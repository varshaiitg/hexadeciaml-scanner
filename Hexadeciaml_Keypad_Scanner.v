==> flow/design.v <==
module Hex_Keypad(
    input [3:0] Row,
    input S_Row,
    input clock,
    input reset,
    output reg [3:0] Code,
    output Valid,
    output reg [3:0] Col
    );
    reg [5: 0] state, next_state;
    parameter S_0 = 6'b000001, S_1 = 6'b000010, S_2 = 6'b000100;
    parameter S_3 = 6'b001000, S_4 = 6'b010000, S_5 = 6'b100000;
    assign Valid = ((state == S_1) || (state == S_2) || (state == S_3) || (state == S_4)) && Row;
    always @ (Row or Col)
    case ({Row, Col})
        8'b0001_0001: Code = 0; 
        8'b0001_0010: Code = 1;
        8'b0001_0100: Code = 2; 
        8'b0001_1000: Code = 3;
        8'b0010_0001: Code = 4; 
        8'b0010_0010: Code = 5;
        8'b0010_0100: Code = 6;
        8'b0010_1000: Code = 7;
        8'b0100_0001: Code = 8;
        8'b0100_0010: Code = 9;
        8'b0100_0100: Code = 10;         
        8'b0100_1000: Code = 11;         
        8'b1000_0001: Code = 12;         
        8'b1000_0010: Code = 13;         
        8'b1000_0100: Code = 14;         
        8'b1000_1000: Code = 15;         
        default: Code = 0;                      
    endcase
    always @(posedge clock or posedge reset)
    if (reset) state <= S_0;
    else state <= next_state;
    always@ (state or S_Row or Row)                  
    begin next_state = state; Col = 0;
    case (state)
        S_0: begin Col = 15; if (S_Row) next_state =S_1; end
        S_1: begin Col = 1; if (Row) next_state = S_5; else next_state = S_2; end
        S_2: begin Col = 2; if (Row) next_state = S_5; else next_state = S_3; end
        S_3: begin Col = 4; if (Row) next_state = S_5; else next_state= S_4; end
        S_4: begin Col = 8; if (Row) next_state = S_5; else next_state = S_0; end
        S_5: begin Col = 15; if (Row ==0) next_state = S_0; end
    endcase
    end
endmodule
module Row_Sig(                                                 
    input [15:0] Key,
    input [3:0] Col,
    output reg [3:0] Row
    );
    always @(Key or Col) begin                                   
    Row[0] =  Key[0] && Col[0] || Key[1] && Col[1] || Key[2] && Col[2] || Key[3] && Col[3];
    Row[1] =  Key[4] && Col[0] || Key[5] && Col[1] || Key[6] && Col[2] || Key[7] && Col[3];
    Row[2] =  Key[8] && Col[0] || Key[9] && Col[1] || Key[10] && Col[2] || Key[11] && Col[3];
    Row[3] =  Key[12] && Col[0] || Key[13] && Col[1] || Key[14] && Col[2] || Key[15] && Col[3];
    end
endmodule
module Synch(
    input [3:0] Row,
    input clock,
    input reset,
    output reg S_Row
    );
    reg A_Row;
    always @ (negedge clock or posedge reset)
    begin
    if (reset) 
    begin 
    A_Row <= 0;
    S_Row <= 0;
    end
    else 
    begin 
    A_Row <= (Row[0] || Row[1] || Row[2] || Row[3]);
    S_Row <= A_Row;
    end 
    end
endmodule
# Tool chain data of Hex_Keypad
# Tool output for the design above, in the order of the flow.
# Line numbers count from 1 in the design file above.
# Cell names lack the library's common part.
# A cell with - has no value.
# inputs
top	Hex_Keypad
clock	clock
cell_library	sky130hd
corner	tt_025C_1v80

# Word-level counts
# Source: Yosys, flattened and elaborated, memories not mapped. Widths are those after wreduce. Registers that Yosys merges into a memory's read port (data or address) are not register bits. Print and check cells do not count. Equal cells are merged and count once.
# classes
equal	23
mux	9
reduce_and_logical	9
# op_table
operator	n
parallel mux 4 bit (select 15 bit)	1
parallel mux 6 bit (select 6 bit)	1
two-way mux 6 bit	6
equality test 8 x 6 -> 1 bit (second input constant)	4
equality test 8 x 7 -> 1 bit (second input constant)	4
equality test 8 bit (second input constant)	4
equality test 8 x 5 -> 1 bit (second input constant)	3
parallel mux 4 bit (select 5 bit)	1
equality test 6 x 1 -> 1 bit (second input constant)	1
equality test 6 x 2 -> 1 bit (second input constant)	1
equality test 6 x 3 -> 1 bit (second input constant)	1
equality test 6 x 4 -> 1 bit (second input constant)	1
equality test 6 x 5 -> 1 bit (second input constant)	1
equality test 6 bit (second input constant)	1
nonzero test 6 bit	1
logical AND 1 x 4 -> 1 bit	1
!= test 2 bit (second input constant)	2
zero test 4 bit	1
nonzero test 4 bit	1
logical OR 1 bit	3
AND reduction 3 bit	1
OR reduction 2 bit	1
# bits
reg_bits	6
elab_cells	42

# Logic depth
# Yosys ltp: most cells in a row. Word level: on the elaborated netlist, between registers, memories and ports. Mapped: between sequential cells and ports; inverters and the memories' decode and read muxes count.
# depth
word_depth	5
abc_area	0
mapped_depth	4

# After synthesis
# Yosys stat after the flow's synthesis: flattened, memories mapped to cells. It holds for the ABC_AREA given above (unset counts as 0); a run with the other value may have another netlist.
# by_type
cell_type	n	area_total_um2
dfrtp_1	5	125.12
nor4b_1	4	35.034
dfstp_2	1	26.275
xnor2_1	3	26.275
and2_1	4	25.024
or3_1	4	25.024
nor4_1	3	18.768
xor2_1	2	17.517
a211oi_1	2	15.014
buf_2	3	15.014
nor2_1	4	15.014
or4_1	2	15.014
nor4_2	1	12.512
o21ai_0	2	10.01
inv_1	2	7.507
nor2b_1	1	6.256
nor3_1	1	5.005
nand2_1	1	3.754
# synth_totals
cells	45
mapped_area_mm2	0.0004041
seqArea_mm2	0.0001514
ff_cells	6
buffers	3

# Worst setup path after synthesis
# Source: OpenSTA report_checks on the synthesized netlist (no wires, ideal clock, input and output delay 20% of the period each), path of least setup slack; recovery checks are left aside. Register names are those of the netlist, which keeps one name where synthesis merged equal registers.
# synth_timing
path_kind	register to output
from	reg state
to	out Code[0]
clock_period_ns	1.85
launch_ns	0.000
t_arrival_ns	1.301
required_time_ns	1.480
slack_ns	0.179
delay_ns	1.301
stages	3
n_path_buf	0
synth_period_reached_ns	1.671
# "delay_ns" = arrival - input delay + setup time.
# A path that ends at an output port has no setup time.
# "stages": output pins that drive a net of the path, with the launching flip-flop's if there is one; two outputs of one cell count as two.
# "synth_period_reached_ns" = period - worst setup slack (recovery checks aside). The figure is calculated, with input and output delays left at 20% of the set period.
# Where an end lacks its bit number, it is one bit of the signal, or one of the new flip-flops if synthesis recoded a state register.
# synth_via
path_cell_list	dfrtp_1 -> or3_1 -> nor4_1
# synth_rtl
element	line	text
start: declaration	10	reg [5: 0] state, next_state;
start: assignment	35	if (reset) state <= S_0;
start: assignment	36	else state <= next_state;
end: declaration	6	output reg [3:0] Code,
# Chain of elaborated cells between the ends: none given.
# Some nets on the timed path still bear RTL names; the line given drives or declares the net.
# synth_nets
net	line	text
Col[0]	39	case (state)

# Worst path after layout
# From the final timing report of job 1: the path of least setup slack in the routed layout; clock arrival at registers is part of the times.
# layout_timing
path_kind	input to output
from	in Row[2]
to	out Code[2]
clock_period_ns	2.16
launch_ns	0.43
t_arrival_ns	1.68
required_time_ns	1.73
slack_ns	0.05
stages	4
n_path_buf	2
# Between the ends stands the longest chain of elaborated cells between them, by number of cells; it is not shown to be the way that was timed. Of several equally long chains one is given.
# Each line given opens the expression or statement behind the cell; cells for indexed reads and writes are added by Yosys, which also makes memories of some case tables.
# layout_via
path_cell_list	dlygate4sd2_1 -> or4_1 -> nor3_1 -> clkdlybuf4s15_2
elab_chain_cells	2
cone_cells	16
lines_between	1
cone_classes	15 x eq/ne; 1 x mux
# layout_rtl
element	line	text
start: declaration	2	input [3:0] Row,
equality test 8 bit	15	case ({Row, Col})
parallel mux 4 bit (select 15 bit)	15
end: declaration	6	output reg [3:0] Code,

# Record of 2 stored runs of the RTL-to-layout flow on Hex_Keypad, platform sky130hd. The runs are unordered. Constraints: input delay and output delay 20% of the set period each, output load 0.01 pF.
# "period_reached_ns": clock period set for the run, less the worst setup slack. It is reckoned from that one timing run; input and output delays stay at 20% of the period that was set.
# By "timing.worst_path_ns" is meant the share of the clock period that the worst setup path is allowed (20% is reserved at inputs, 20% at outputs), minus its slack. Clock arrival times at its registers enter into it.
# "fin_power_uw" rests on the timing tool's default activity at the inputs, not on a simulated workload.
# Settings: -- = not set for that run.
# A result given as -- is not shown for that run.
run name	period_ns	CORE_UTILIZATION	PLACE_DENSITY_LB_ADDON	CORE_ASPECT_RATIO	TNS_END_PERCENT	GPL_ROUTABILITY_DRIVEN	SLEW_MARGIN	CAP_MARGIN	CORE_MARGIN	utilization_pct	tns_setup_ns	die_mm2	period_reached_ns	setup_ws_ns	synthesis_area_mm2	timing.worst_path_ns	worst_path_kind	layout_stdcell_area_mm2	fin_power_uw
job 1	2.16	32	0.3	1.01	30	0	30	20	2	61.5	0.000	0.0015632	2.107	0.053	0.0004041	1.24	input to output	0.0007019	369.3
job 2	1.91	50	--	--	--	--	20	20	2	--	--	--	--	--	--	--	--	--	--
# Job 2: no results, floorplanning failed with PDN-0185
